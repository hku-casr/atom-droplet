==> flow/design.v <==
module packet_filter
#(parameter AMBER_TIME = 32'd10)
(input clk,
input ce,
input reset,
input fifo_empty,
input [63:0] data_in,
input [13:0] payload_len,
input [13:0] period, 
input ready,
output reg fifo_rd ,
output reg [63:0] dout,
output reg valid,
output reg eof
);
localparam STATE_IDLE = 2'd0;
localparam STATE_PACK = 2'd1;
localparam STATE_PACKDELAY = 2'd2;
reg [1:0] state = 2'b0;
reg [13:0] packer_delay = 16'b0;
reg [13:0] packer_cnt = 16'b0;
reg [13:0] temp_pl;
reg [13:0] temp_prd_minus1;
initial begin
fifo_rd<= 1'b0;
eof <= 1'b0;
valid <= 1'b0;
dout <= 0;
end
always @(posedge clk) begin
if (reset == 1'b1) begin
  state <= STATE_IDLE;
  fifo_rd <= 1'b0;
  dout <= 0;
  valid <= 1'b0;
  eof <= 1'b0;
  packer_delay <=0;
  packer_cnt <= 0;
end else begin
  fifo_rd <= 1'b0;
  dout <= 0;
  valid <= 1'b0;
  eof <= 1'b0;
  case(state)
	STATE_IDLE: begin
		fifo_rd <= 1'b0;
		dout <= 0;
		valid <= 1'b0;
		eof <= 1'b0;
		temp_pl <= payload_len - 2 ;  
		temp_prd_minus1  <= period -1; 
		if (ready == 1'b1) begin  
			state <= STATE_PACK;
		end else begin
			state <= STATE_IDLE;
		end
	end
	STATE_PACK: begin
		if(fifo_empty ==1'b0) begin
			fifo_rd <= 1'b1;
			dout <= data_in;
			valid <= 1'b1;
			packer_delay <= 0;   
			if( packer_cnt < temp_prd_minus1) begin            
				packer_cnt <= packer_cnt + 1;
				eof <= 1'b0;		 
				state <= STATE_PACK;  
			end else begin
				packer_cnt <= 0;
				state <= STATE_PACKDELAY;
				eof <=1'b1; 	 
			end
		end else begin
			fifo_rd <= 1'b0;
			dout <= data_in;
			valid <= 1'b0;
			packer_delay <= 0;   
		end
	end 
	STATE_PACKDELAY: begin          
		fifo_rd <= 1'b0;
		dout <= data_in;
		valid <= 1'b0;
		eof <=1'b0;
		packer_cnt <= 0;       
		if( packer_delay < temp_pl) begin
			packer_delay <= packer_delay +1;
			state <= STATE_PACKDELAY;
		end else begin
			packer_delay <= 0;       
			state <= STATE_IDLE;  
		end	
	end 			  
	default: begin
	    fifo_rd <= 1'b0;
		dout <= 0;
		valid <= 1'b0;
		eof <= 1'b0;
		state <= STATE_IDLE;
	end
  endcase
end
end
endmodule
* Reports on packet_filter
Tool output for the design above, in the order of the flow. Lines are those of the file above, counted from 1. Operators carry their Yosys type and port widths (W data, S select, Z words). Cell names lack the library's common part. A cell with -- has no value.
Design: design top packet_filter, clock input clk, library sky130hd, library corner tt_025C_1v80

* Word-level counts
Counts by Yosys on the flattened word-level netlist (proc, flatten, opt, wreduce; memories kept). Register bits leave out memories and registers merged into their read ports (data or address). Print and check cells are left out.
Storage and ports: bits in registers 124, input port bits 97
Cells by class: $add $sub $neg 4, $lt $le $gt $ge 2, eq/ne operators 3, muxes and demuxes 12, bitwise logic cells 3, reductions and logical operators 8
Operators by type and width (number):
- $pmux W14 S2 | 2
- $mux W14 | 3
- $add A14 B1 Y14 const B | 2
- $lt A14 B14 Y1 | 2
- $sub A14 B1 Y14 const B | 1
- $sub A14 B2 Y14 const B | 1
- $reduce_or A2 Y1 | 3
- $pmux W2 S3 | 1
- $mux W2 | 3
- $reduce_and A2 Y1 | 2
- $not A1 Y1 | 3
- $reduce_or A3 Y1 | 1
- $mux W1 | 3
- $eq A2 B1 Y1 const B | 1
- $eq A2 B2 Y1 const B | 1
- $ne A2 B2 Y1 const B | 1
- $logic_not A2 Y1 | 1
- $reduce_bool A2 Y1 | 1

* Logic depth
Depth = most cells in a row (Yosys ltp): at word level without a register or memory, in the mapped netlist without a sequential cell, where the memories' decode and read muxes count.
Logic depth: depth after elaboration 4, ABC_AREA 0, gate-level depth with buffers 9

* Netlist
Yosys stat after the flow's synthesis: flattened, memories mapped to cells. It holds for the ABC_AREA given above (unset counts as 0); a run with the other value may have another netlist.
Synthesis totals: cell count 494, chip area (Yosys) 5157.4 um^2, area of sequential cells 2762.6 um^2, mapped flip-flops 124, buffers 17
Cell types (number):
- dfxtp_1 | 96
- edfxtp_1 | 28
- and3_1 | 69
- ha_1 | 34
- xor2_1 | 31
- inv_1 | 44
- nor2_1 | 41
- xnor2_1 | 15
- nand2_1 | 27
- a21oi_1 | 18
- nand4_1 | 11
- clkbuf_1 | 14
- nand2b_1 | 7
- nor3_1 | 7
- nand3_1 | 6
- nor3_2 | 3
- o221ai_2 | 2
- a21oi_2 | 3
Other cell types: 25; their cells: 38.

* Worst setup path after synthesis
Path of least setup slack by OpenSTA after synthesis, without wires, with an ideal clock, recovery checks aside; 20% of the period is set as input and as output delay. Where synthesis merged equal registers, the netlist keeps one of their names.
Timing after synthesis: kind input port to flip-flop, start input port reset, end register temp_pl[0], period 3.46 ns, library setup time 0.417 ns, time at the first pin 0.692 ns, data arrival time 1.968 ns, required time 3.043 ns, setup slack 1.075 ns, path delay 1.693 ns, stages 1, synthesis period reached 2.385 ns
"path delay" is the arrival time less input delay plus setup time. "stages": output pins that drive a net of the path, with the launching flip-flop's if there is one; two outputs of one cell count as two. "synthesis period reached" is the clock period less the worst setup slack; recovery checks do not enter. This is arithmetic on one report: input and output delays are still those of the set period (20% each). Between the ends stands the longest chain of elaborated cells between them, by number of cells; it is not shown to be the way that was timed. Of several equally long chains one is given. Each line given opens the expression or statement behind the cell; cells for indexed reads and writes are added by Yosys, which also makes memories of some case tables.
On the way, after synthesis: cell sequence nor2b_1, cells in the longest elaborated chain 2, elaborated cells on any way between the ends 2, RTL lines with such cells 0, classes of those cells logic: 1; reduce/logical: 1
RTL lines, path after synthesis:
- start, declared | RTL line 5 | input reset,
- $not A1 Y1
- $reduce_and A2 Y1
- end, assigned | RTL line 50 | temp_pl <= payload_len - 2 ;
- end, declared | RTL line 22 | reg [13:0] temp_pl;

* Timing after layout
Path of least setup slack in the final report of run 2 (OpenROAD, finished layout, wires in). Where an end is a register, its clock arrival counts in the times.
Timing post-layout: kind flip-flop to flip-flop, start register state[1], end register packer_delay[2], period 3.84 ns, library setup time 0.15 ns, time at the first pin 0.41 ns, data arrival time 2.60 ns, required time 4.10 ns, setup slack 1.50 ns, stages 7
Between the ends stands the longest chain of elaborated cells between them, by number of cells; it is not shown to be the way that was timed. Of several equally long chains one is given. A register here has more assigning lines than the two given.
On the way, post-layout: cell sequence dfxtp_1 > inv_1 > ha_2 > buf_4 > inv_1 > o21ai_1 > nor2_1, cells in the longest elaborated chain 2, elaborated cells on any way between the ends 4, RTL lines with such cells 1, classes of those cells eq/ne: 2; mux: 1; reduce/logical: 1
RTL lines, path post-layout:
- start, declared | RTL line 19 | reg [1:0] state = 2'b0;
- start, assigned | RTL line 32 | state <= STATE_IDLE;
- start, assigned | RTL line 53 | state <= STATE_PACK;
- $eq A2 B2 Y1 | RTL line 44 | case(state)
- $pmux W14 S2 | RTL line 44
- end, assigned | RTL line 37 | packer_delay <=0;
- end, assigned | RTL line 87 | packer_delay <= packer_delay +1;
- end, declared | RTL line 20 | reg [13:0] packer_delay = 16'b0;

Wiki page: packet_filter / flow data

Below are 2 stored runs of the flow (Yosys, OpenROAD; platform sky130hd) on packet_filter, each with its settings and what was measured, unordered. Constraints: input delay and output delay 20% of the set period each, output load 0.01 pF.
"total power after layout" is the tool's figure for a default switching activity; nothing was simulated.

[run 1] flow files
==> flow/run.sh <==
#!/bin/bash
# the make line also repeats the synthesis and layout settings of config.mk as NAME=value (left out here)
make -C /OpenROAD-flow-scripts/flow DESIGN_CONFIG=/design/flow/config.mk WORK_HOME=/design/flow/orfs CLKGATE_MAP_FILE= finish
==> flow/config.mk <==
export PLATFORM = sky130hd
export DESIGN_NAME = packet_filter
export DESIGN_NICKNAME = packet_filter
export VERILOG_FILES = /design/flow/design.v
export SDC_FILE = /design/flow/constraint.sdc
export NUM_CORES = 4
export LEC_CHECK = 0
export ABC_AREA = 1
export CAP_MARGIN = 20
export CELL_PAD_IN_SITES_DETAIL_PLACEMENT = 2
export CORE_ASPECT_RATIO = 1.02
export CORE_MARGIN = 9
export CORE_UTILIZATION = 66
export CTS_CLUSTER_DIAMETER = 378
export GPL_TIMING_DRIVEN = 0
export MAX_ROUTING_LAYER = met5
export PLACE_DENSITY_LB_ADDON = 0.09
export SETUP_SLACK_MARGIN = 0.36
export SLEW_MARGIN = 20
==> flow/constraint.sdc <==
create_clock -name core_clock -period 3.41 [get_ports {clk}]
set_input_delay 0.6820 -clock core_clock [delete_from_list [all_inputs] [get_ports {clk}]]
set_output_delay 0.6820 -clock core_clock [all_outputs]
set_load 0.01 [all_outputs]

[run 1] result: not finished: placement ended with a tool error

[run 2] flow files
==> flow/run.sh <==
#!/bin/bash
# the make line also repeats the synthesis and layout settings of config.mk as NAME=value (left out here)
make -C /OpenROAD-flow-scripts/flow DESIGN_CONFIG=/design/flow/config.mk WORK_HOME=/design/flow/orfs CLKGATE_MAP_FILE= finish
==> flow/config.mk <==
export PLATFORM = sky130hd
export DESIGN_NAME = packet_filter
export DESIGN_NICKNAME = packet_filter
export VERILOG_FILES = /design/flow/design.v
export SDC_FILE = /design/flow/constraint.sdc
export NUM_CORES = 4
export LEC_CHECK = 0
export ABC_AREA = 0
export CAP_MARGIN = 20
export CORE_MARGIN = 3
export CORE_UTILIZATION = 26
export CTS_CLUSTER_DIAMETER = 321
export HOLD_SLACK_MARGIN = 0.0
export PLACE_DENSITY = 0.47
export SLEW_MARGIN = 20
export TNS_END_PERCENT = 15
==> flow/constraint.sdc <==
create_clock -name core_clock -period 3.84 [get_ports {clk}]
set_input_delay 0.7680 -clock core_clock [delete_from_list [all_inputs] [get_ports {clk}]]
set_output_delay 0.7680 -clock core_clock [all_outputs]
set_load 0.01 [all_outputs]

[run 2] result: chip area in the Yosys report 5157.4 um^2; full die area 21562.0 um^2; final utilization 39.8%; worst slack on setup checks 1.496 ns; total negative slack on setup checks 0.000 ns; worst hold slack in the final report 0.517 ns; total power after layout 3.391 mW
