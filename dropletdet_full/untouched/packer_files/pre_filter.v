==> flow/design.v <==
module pre_filter1
(input clk,
input ce,  
input reset,
input [12:0] packer_len,
input enable,
input blk_rdy,
output reg fifo_wr1 ,
output reg fifo_wr2 ,
output reg fifo_wr3 ,
output reg fifo_wr4 
);
localparam STATE_IDLE = 3'd0;
localparam STATE_WR1 = 3'd1;
localparam STATE_WR2 = 3'd2;
localparam STATE_WR3 = 3'd3;
localparam STATE_WR4 = 3'd4;
reg [2:0] state = 3'd0;
reg[12:0] cnt= 13'd0;
reg [12:0] temp_len =13'b0;
initial begin
fifo_wr1<= 1'b0;
fifo_wr2<= 1'b0;
fifo_wr3<= 1'b0;
fifo_wr4<= 1'b0;
end
always @(posedge clk) begin
if (reset == 1'b1) begin
	fifo_wr1<= 1'b0;
	fifo_wr2<= 1'b0;
	fifo_wr3<= 1'b0;
	fifo_wr4<= 1'b0;
	cnt <= 0;
	state <= STATE_IDLE;
end else begin
   fifo_wr1<= 1'b0;
	fifo_wr2<= 1'b0;
	fifo_wr3<= 1'b0;
	fifo_wr4<= 1'b0;
	case(state)
	STATE_IDLE: begin
		cnt <= 0;
		if (enable == 1'b1) begin  
			temp_len <= packer_len - 1;    
			state <= STATE_WR1;
		end else begin
			state <= STATE_IDLE;
		end
	end
	STATE_WR1: begin
        if (blk_rdy == 1'b1) begin
            fifo_wr1<= 1'b1;
            fifo_wr2<= 1'b1;        
        end else begin
            fifo_wr1<= 1'b0;
            fifo_wr2<= 1'b0;
        end
		fifo_wr3<= 1'b0;
		fifo_wr4<= 1'b0;
		if (enable == 1'b0) begin
			state <= STATE_IDLE;
		end else if (blk_rdy == 1'b1) begin
            if( cnt < temp_len) begin           
                state <= STATE_WR1; 			
                cnt <= cnt + 1;
            end else begin
                state <= STATE_WR2;
                cnt<= 0;
            end
        end
	end 
	STATE_WR2: begin
		fifo_wr1<= 1'b0;
		fifo_wr2<= 1'b0;
        if (blk_rdy == 1'b1) begin
            fifo_wr3<= 1'b1;
            fifo_wr4<= 1'b1;        
        end else begin
            fifo_wr3<= 1'b0;
            fifo_wr4<= 1'b0;
        end
		if (enable == 1'b0) begin
			state <= STATE_IDLE;
		end  else if (blk_rdy == 1'b1) begin
            if( cnt < temp_len) begin           
                state <= STATE_WR2; 			
                cnt <= cnt + 1;
            end else begin
                state <= STATE_WR1;
                cnt<= 0;
            end
        end
	end 
	default: begin
        fifo_wr1<= 1'b0;
        fifo_wr2<= 1'b0;
        fifo_wr3<= 1'b0;
        fifo_wr4<= 1'b0;
        state <= STATE_IDLE;
        cnt<= 0;
	end
  endcase
end
end
endmodule
-- Reports on pre_filter1
What the tools print for pre_filter1, step after step.
Line numbers count from 1 in the design file above.
Cell names lack the library's common part.
The mark -- stands for no value.
- top: pre_filter1
- clock: clk
- cell library: sky130hd
- library corner: tt_025C_1v80

-- Word-level counts
Source: Yosys, flattened and elaborated, memories not mapped. Widths are those after wreduce. Registers that Yosys merges into a memory's read port (data or address) are not register bits. Print and check cells do not count. Equal cells are merged and count once.
- noted flip-flop bits (word level): 31
- noted input bits: 18
- output and inout port bits: 4
- noted elaborated cells: 34
- noted add/subtract/negate cells: 2
- order comparisons: 1
- equality and inequality tests at 4
- mux-type cells at 10
- bitwise gates (word level): 4
- reductions and logical operators at 8
- operators with widths (cell ; number):
    13-bit by 1-bit adder with 13-bit output with constant B ; 1
    13-bit by 1-bit subtractor with 13-bit output with constant B ; 1
    13-bit < comparator ; 1
    13-bit 2-to-1 mux ; 1
    3-bit 2-to-1 mux ; 4
    3-bit parallel mux with 3-bit select ; 1
    2-bit OR reduction ; 4
    3-bit inequality test with constant B ; 2
    1-bit NOT ; 4
    2-bit AND reduction ; 2
    2-bit 2-to-1 mux ; 2
    3-bit by 1-bit equality test with 1-bit output with constant B ; 1
    3-bit by 2-bit equality test with 1-bit output with constant B ; 1
    3-bit zero test ; 1
    3-bit AND reduction ; 1
    1-bit 2-to-1 mux ; 2

-- Longest topological paths
Yosys ltp: most cells in a row. Word level: on the elaborated netlist, between registers, memories and ports. Mapped: between sequential cells and ports; inverters and the memories' decode and read muxes count.
- depth in word-level cells: 5
- ABC_AREA: 0
- depth in mapped cells at 7
- depth with buffers taken out: 7

-- After synthesis
Source: synth_stat.txt of the flow (Yosys; design flattened, memories mapped). It holds for the ABC_AREA given above (unset counts as 0); a run with the other value may have another netlist.
Totals and module areas in this step are rounded.
- cell types (cell type ; number):
    edfxtp_1 ; 13
    dfxtp_1 ; 17
    ha_1 ; 18
    xor2_1 ; 11
    nor3_1 ; 16
    xnor2_1 ; 9
    inv_1 ; 20
    nand2_1 ; 16
    nand3_1 ; 9
    nor2_1 ; 9
    a221oi_4 ; 1
    a21oi_1 ; 5
    nor4_1 ; 4
    nor3b_1 ; 3
    o21ai_0 ; 4
    nand2b_1 ; 3
    nand4_1 ; 3
    and3b_1 ; 2
Not listed: further types 20, cells in them 26.
- cell count at 189
- cell area after synthesis: 1800 um2
- noted area of sequential cells: 730 um2
- noted flip-flops: 30

-- Timing after synthesis
OpenSTA on the mapped netlist: ideal clock, no wires. The path of least setup slack (recovery checks aside). Input and output delay are each 20% of the period. Register names are those of the netlist, which keeps one name where synthesis merged equal registers.
- path type: register to register
- start: reg cnt[8]
- end: reg state[1]
- period at 1670 ps
- setup time at 122 ps
- launch time at the first pin at 0 ps
- noted arrival: 1665 ps
- noted data required time: 1548 ps
- noted slack: -116 ps
- noted delay of the path: 1787 ps
- driving pins on the path: 7
- noted synthesis period reached: 1786 ps
"delay of the path" is the arrival time less input delay plus setup time.
"driving pins on the path" counts driving pins, that of a launching flip-flop among them; a cell with two outputs on the path counts twice.
"synthesis period reached" = period - worst setup slack (recovery checks aside). The figure is calculated, with input and output delays left at 20% of the set period.
The rows between start and end are the longest chain of elaborated cells between them; the timing report does not say that the signal goes this way. Where chains are equally long, one stands for them.
Each line given opens the expression or statement behind the cell; cells for indexed reads and writes are added by Yosys, which also makes memories of some case tables.
At most two assigning lines are given for a register; there are more.
- path through: dfxtp_1 -> ha_1 -> a21oi_1 -> o21ai_1 -> a221oi_4 -> nand3b_1 -> a221o_1
- cells in the longest elaborated chain: 5
- elaborated cells between the ends (all ways): 8
- classes of those cells: compare (1); mux (7)
- RTL lines, path post-synthesis (what ; RTL line ; text):
    start: declaration ; 19 ; reg[12:0] cnt= 13'd0;
    start: assignment ; 65 ; cnt <= cnt + 1;
    start: assignment ; 87 ; cnt <= cnt + 1;
    13-bit < comparator ; 85 ; if( cnt < temp_len) begin
    2-bit 2-to-1 mux ; 85 ;
    3-bit 2-to-1 mux ; 84 ; end else if (blk_rdy == 1'b1) begin
    3-bit 2-to-1 mux ; 82 ; if (enable == 1'b0) begin
    3-bit parallel mux with 3-bit select ; 40 ; case(state)
    end: assignment ; 34 ; state <= STATE_IDLE;
    end: assignment ; 45 ; state <= STATE_WR1;
    end: declaration ; 18 ; reg [2:0] state = 3'd0;

-- Timing after layout
From the final timing report of entry A: the path of least setup slack in the routed layout; clock arrival at registers is part of the times.
The path's times are printed in steps of 10 ps; the period is the one set.
- path type: register to register
- start: reg temp_len[6]
- end: reg state[1]
- period at 1290 ps
- setup time at 110 ps
- launch time at the first pin at 270 ps
- noted arrival: 1980 ps
- noted data required time: 1450 ps
- noted slack: -530 ps
- driving pins on the path: 9
The rows between start and end are the longest chain of elaborated cells between them; the timing report does not say that the signal goes this way. Where chains are equally long, one stands for them.
At most two assigning lines are given for a register; there are more.
- path through: edfxtp_1 -> inv_2 -> ha_4 -> a21oi_2 -> o21ai_2 -> a221oi_4 -> buf_12 -> nand3b_1 -> a221o_1
- cells in the longest elaborated chain: 5
- elaborated cells between the ends (all ways): 8
- classes of those cells: compare (1); mux (7)
- RTL lines, path post-layout (what ; RTL line ; text):
    start: declaration ; 20 ; reg [12:0] temp_len =13'b0;
    start: assignment ; 44 ; temp_len <= packer_len - 1;
    13-bit < comparator ; 85 ; if( cnt < temp_len) begin
    2-bit 2-to-1 mux ; 85 ;
    3-bit 2-to-1 mux ; 84 ; end else if (blk_rdy == 1'b1) begin
    3-bit 2-to-1 mux ; 82 ; if (enable == 1'b0) begin
    3-bit parallel mux with 3-bit select ; 40 ; case(state)
    end: assignment ; 34 ; state <= STATE_IDLE;
    end: assignment ; 45 ; state <= STATE_WR1;
    end: declaration ; 18 ; reg [2:0] state = 3'd0;

Memo
Re: implementation data of pre_filter1

Measured data: module pre_filter1, platform sky130hd, 2 stored runs of the flow under differing settings, order arbitrary. Input and output delays are each 20% of the period that was set; the output load is 0.01 pF.
"achieved period" = clock period - worst setup slack. The figure is calculated, with input and output delays left at 20% of the set period.
"time on the worst setup path" = time allowed to the worst setup path (clock period - input delay - output delay, where it has them) - its slack; a late launch clock adds to it, a late capture clock takes from it.
"time on the worst setup path" is given in steps of 10 ps.
The measured numbers are rounded.

Entry A

==> flow/run.sh <==
#!/bin/bash
# the make line also repeats the synthesis and layout settings of config.mk as NAME=value (left out here)
make -C /OpenROAD-flow-scripts/flow DESIGN_CONFIG=/design/flow/config.mk WORK_HOME=/design/flow/orfs CLKGATE_MAP_FILE= finish
==> flow/config.mk <==
export PLATFORM = sky130hd
export DESIGN_NAME = pre_filter1
export DESIGN_NICKNAME = pre_filter1
export VERILOG_FILES = /design/flow/design.v
export SDC_FILE = /design/flow/constraint.sdc
export NUM_CORES = 4
export LEC_CHECK = 0
export CAP_MARGIN = 20
export CORE_MARGIN = 2
export CORE_UTILIZATION = 40
export SLEW_MARGIN = 20
==> flow/constraint.sdc <==
create_clock -name core_clock -period 1.29 [get_ports {clk}]
set_input_delay 0.2580 -clock core_clock [delete_from_list [all_inputs] [get_ports {clk}]]
set_output_delay 0.2580 -clock core_clock [all_outputs]
set_load 0.01 [all_outputs]

Measured in entry A:
- achieved period at 1,816 ps
- post-layout utilization at 65%
- post-route worst hold slack: 400 ps
- noted the worst setup slack after layout: -530 ps
- total die area at 5,100 um2
- time on the worst setup path: 1,820 ps
- worst setup path kind: register to register
- noted the mapped cell area after synthesis: 1,800 um2

Entry B

==> flow/run.sh <==
#!/bin/bash
# the make line also repeats the synthesis and layout settings of config.mk as NAME=value (left out here)
make -C /OpenROAD-flow-scripts/flow DESIGN_CONFIG=/design/flow/config.mk WORK_HOME=/design/flow/orfs CLKGATE_MAP_FILE= finish
==> flow/config.mk <==
export PLATFORM = sky130hd
export DESIGN_NAME = pre_filter1
export DESIGN_NICKNAME = pre_filter1
export VERILOG_FILES = /design/flow/design.v
export SDC_FILE = /design/flow/constraint.sdc
export NUM_CORES = 4
export LEC_CHECK = 0
export CAP_MARGIN = 20
export CELL_PAD_IN_SITES_DETAIL_PLACEMENT = 1
export CELL_PAD_IN_SITES_GLOBAL_PLACEMENT = 1
export CORE_MARGIN = 2
export CORE_UTILIZATION = 61
export GPL_TIMING_DRIVEN = 0
export PLACE_DENSITY_LB_ADDON = 0.15
export SETUP_SLACK_MARGIN = -0.09
export SLEW_MARGIN = 35
==> flow/constraint.sdc <==
create_clock -name core_clock -period 1.05 [get_ports {clk}]
set_input_delay 0.2100 -clock core_clock [delete_from_list [all_inputs] [get_ports {clk}]]
set_output_delay 0.2100 -clock core_clock [all_outputs]
set_load 0.01 [all_outputs]

Entry B: no results, placement failed with FLW-0024.
